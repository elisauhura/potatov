==> flow/design.v <==
module Counter(
    counter,
    reset,
    clock
);
output reg [31:0]counter;
input reset;
input clock;
always @(posedge clock) counter <= reset ? 0 : counter + 1;
endmodule
* From RTL to reports: Counter *
Tool output for the design above, in the order of the flow.
Line numbers count from 1 in the design file above.
Operators: Yosys type, input widths -> output width; for muxes data width and select width s.
Library cell names are shortened.
A cell with -- has no value.

design
  top module = Counter
  clock input = clock
  library = sky130hd
  corner = tt_025C_1v80

* Elaborated design *
Source: Yosys, flattened and elaborated, memories not mapped. Widths are those after wreduce; folded enables and synchronous resets count as part of the registers. Registers that Yosys merges into a memory's read port (data or address) are not register bits. Print and check cells do not count. Equal cells are merged and count once.

storage and ports
  cells after elaboration = 2
  bits in read-only memories = 0
  RAM bits = 0
  word width x clocked read ports = 0
  flip-flop bits (word level) = 32
  bits of input ports = 2
  latch bits = 0
  memory cells = 0
  output and inout bits = 32

cells by class
  order comparisons = 0
  equality and inequality tests = 0
  shift operators = 0
  bitwise operators = 0
  reduce/logical cells = 0
  mux-type cells = 0
  multipliers = 0
  $add $sub $neg = 1
  div/mod/pow operators = 0

operators with widths
  kind                   count
  $add 32x1->32 const B  1

* Logic depth *
Longest topological path by Yosys (ltp), each cell counted once; first at word level (registers and memories cut), then after technology mapping (sequential cells cut; the memories' decode and read muxes count).

logic depth
  depth after elaboration = 1
  ABC_AREA = 0
  gate-level depth with buffers = 6
  mapped depth without buffers = 5

* Mapped cells and area *
Source: synth_stat.txt of the flow (Yosys; design flattened, memories mapped). It holds for the ABC_AREA given above (unset counts as 0); a run with the other value may have another netlist.
The area totals of this step are shown rounded.

cell types
  type     count  total area (µm²)
  dfxtp_1  32     640.614
  or4_1    12     90.086
  a21oi_1  17     85.082
  o31ai_1  11     82.579
  nor2_1   14     52.55
  xnor2_1  5      43.792
  nand2_1  11     41.29
  nand3_1  8      40.038
  or3_1    6      37.536
  xor2_1   4      35.034
  mux2_2   3      33.782
  nand4_1  5      31.28
  nor2b_1  5      31.28
  o21ai_0  6      30.029
  buf_6    2      22.522
  inv_1    5      18.768
  nor4_1   3      18.768
  and4_1   2      17.517

Other cell types: 11; their cells: 17.

mapped netlist
  sequential part of the area = 0.000641 mm²
  chip area (Yosys) = 0.00148 mm²
  cells in the netlist = 168
  mapped flip-flops = 32

* Path before layout *
OpenSTA on the mapped netlist: ideal clock, no wires. The path of least setup slack (recovery checks aside). Input and output delay are each 20% of the period. Register names are those of the netlist, which keeps one name where synthesis merged equal registers.

timing path after synthesis
  path kind = flip-flop to flip-flop
  start = reg counter[0]
  end = reg counter[22]
  path slack = 1.319 ns
  data arrival time = 1.981 ns
  library setup time = 0.070 ns
  delay of the path = 2.051 ns
  stages on the path = 7
  time at the first pin = 0.000 ns
  clock period = 3.37 ns
  period reached after synthesis = 2.051 ns

"delay of the path" is the arrival time less input delay plus setup time.
"stages on the path" counts driving pins, that of a launching flip-flop among them; a cell with two outputs on the path counts twice.
"period reached after synthesis" is the clock period less the worst setup slack; recovery checks do not enter. This is arithmetic on one report: input and output delays are still those of the set period (20% each).
Between the ends stands the longest chain of elaborated cells between them, by number of cells; it is not shown to be the way that was timed. Of several equally long chains one is given.
A line is the first line of the expression or statement that the cell stems from. Yosys adds cells for indexed reads and writes and turns some case tables into memories.

between the ends, after synthesis
  path through = dfxtp_1 ha_1 and4_4 or4b_1 buf_2 or4_1 a21oi_1
  length of the longest elaborated chain = 1
  elaborated cells on any way between the ends = 1

ends and longest elaborated chain, after synthesis
  element             line  source
  start: declaration  6     output reg [31:0]counter;
  start: assignment   9     always @(posedge clock) counter <= reset ? 0 : counter + 1;
  $add 32x1->32       9
  end: assignment     9
  end: declaration    6

* Worst path after layout *
Path of least setup slack in the final report of flow run A (OpenROAD, finished layout, wires in). Where an end is a register, its clock arrival counts in the times.

timing path post-layout
  path kind = flip-flop to flip-flop
  start = reg counter[2]
  end = reg counter[21]
  time at the first pin = 0.33 ns
  clock period = 3.35 ns
  library setup time = 0.10 ns
  stages on the path = 5
  data arrival time = 2.58 ns
  path slack = 1.01 ns

Between the ends stands the longest chain of elaborated cells between them, by number of cells; it is not shown to be the way that was timed. Of several equally long chains one is given.

between the ends, post-layout
  path through = dfxtp_1 nand3_2 or4_1 nor4_1 mux2_2
  length of the longest elaborated chain = 1
  elaborated cells on any way between the ends = 1

ends and longest elaborated chain, post-layout
  element             line  source
  start: declaration  6     output reg [31:0]counter;
  start: assignment   9     always @(posedge clock) counter <= reset ? 0 : counter + 1;
  $add 32x1->32       9
  end: assignment     9
  end: declaration    6

Memo
Re: implementation data of Counter

Module Counter, platform sky130hd: 2 stored runs of the flow (Yosys, OpenROAD) with differing settings, in no particular order. Input and output delays are each 20% of the period that was set; the output load is 0.01 pF.
"achieved clock period" = clock period - worst setup slack. The figure is calculated, with input and output delays left at 20% of the set period.
"worst setup path time" means the part of the period allowed to the worst setup path (the constraints hold back 20% at inputs and 20% at outputs) less its slack; where the path has registers, the arrival times of their clocks count too.
"power": no workload was simulated; the value follows from the tool's default switching activity.
The results are shown rounded.

Flow run A
==> flow/run.sh <==
#!/bin/bash
# the make line also repeats the synthesis and layout settings of config.mk as NAME=value (left out here)
make -C /OpenROAD-flow-scripts/flow DESIGN_CONFIG=/design/flow/config.mk WORK_HOME=/design/flow/orfs CLKGATE_MAP_FILE= finish
==> flow/config.mk <==
export PLATFORM = sky130hd
export DESIGN_NAME = Counter
export DESIGN_NICKNAME = Counter
export VERILOG_FILES = /design/flow/design.v
export SDC_FILE = /design/flow/constraint.sdc
export NUM_CORES = 4
export LEC_CHECK = 0
export CAP_MARGIN = 20
export CORE_ASPECT_RATIO = 1.17
export CORE_MARGIN = 9
export CORE_UTILIZATION = 61
export CTS_CLUSTER_SIZE = 39
export GPL_ROUTABILITY_DRIVEN = 0
export MIN_ROUTING_LAYER = met2
export PLACE_DENSITY_LB_ADDON = 0.27
export SLEW_MARGIN = 20
export TNS_END_PERCENT = 25
==> flow/constraint.sdc <==
create_clock -name core_clock -period 3.35 [get_ports {clock}]
set_input_delay 0.6700 -clock core_clock [delete_from_list [all_inputs] [get_ports {clock}]]
set_output_delay 0.6700 -clock core_clock [all_outputs]
set_load 0.01 [all_outputs]

==> results of flow run A <==
chip area after synthesis (Yosys): 0.00148 mm²
die area: 0.00452 mm²
standard-cell area of the final layout: 0.00186 mm²
utilization: 84.1 %
worst setup slack after layout: 1.01 ns
total negative slack: 0.000 ns
worst hold slack: 0.483 ns
power: 0.000646 W
achieved clock period: 2.344 ns
worst setup path time: 2.34 ns
worst setup path kind: flip-flop to flip-flop

Flow run B
==> flow/run.sh <==
#!/bin/bash
# the make line also repeats the synthesis and layout settings of config.mk as NAME=value (left out here)
make -C /OpenROAD-flow-scripts/flow DESIGN_CONFIG=/design/flow/config.mk WORK_HOME=/design/flow/orfs CLKGATE_MAP_FILE= finish
==> flow/config.mk <==
export PLATFORM = sky130hd
export DESIGN_NAME = Counter
export DESIGN_NICKNAME = Counter
export VERILOG_FILES = /design/flow/design.v
export SDC_FILE = /design/flow/constraint.sdc
export NUM_CORES = 4
export LEC_CHECK = 0
export ABC_AREA = 0
export CAP_MARGIN = 20
export CORE_MARGIN = 2
export CORE_UTILIZATION = 38
export CTS_CLUSTER_SIZE = 65
export GPL_ROUTABILITY_DRIVEN = 0
export GPL_TIMING_DRIVEN = 1
export MAX_ROUTING_LAYER = met4
export PLACE_DENSITY_LB_ADDON = 0.14
export SLEW_MARGIN = 20
export TNS_END_PERCENT = 85
==> flow/constraint.sdc <==
create_clock -name core_clock -period 1.48 [get_ports {clock}]
set_input_delay 0.2960 -clock core_clock [delete_from_list [all_inputs] [get_ports {clock}]]
set_output_delay 0.2960 -clock core_clock [all_outputs]
set_load 0.01 [all_outputs]

==> results of flow run B <==
chip area after synthesis (Yosys): 0.00148 mm²
die area: 0.0044 mm²
standard-cell area of the final layout: 0.00261 mm²
utilization: 70.7 %
worst setup slack after layout: -0.385 ns
total negative slack: -6.99 ns
worst hold slack: 0.503 ns
power: 0.00165 W
achieved clock period: 1.865 ns
worst setup path time: 1.86 ns
worst setup path kind: flip-flop to flip-flop
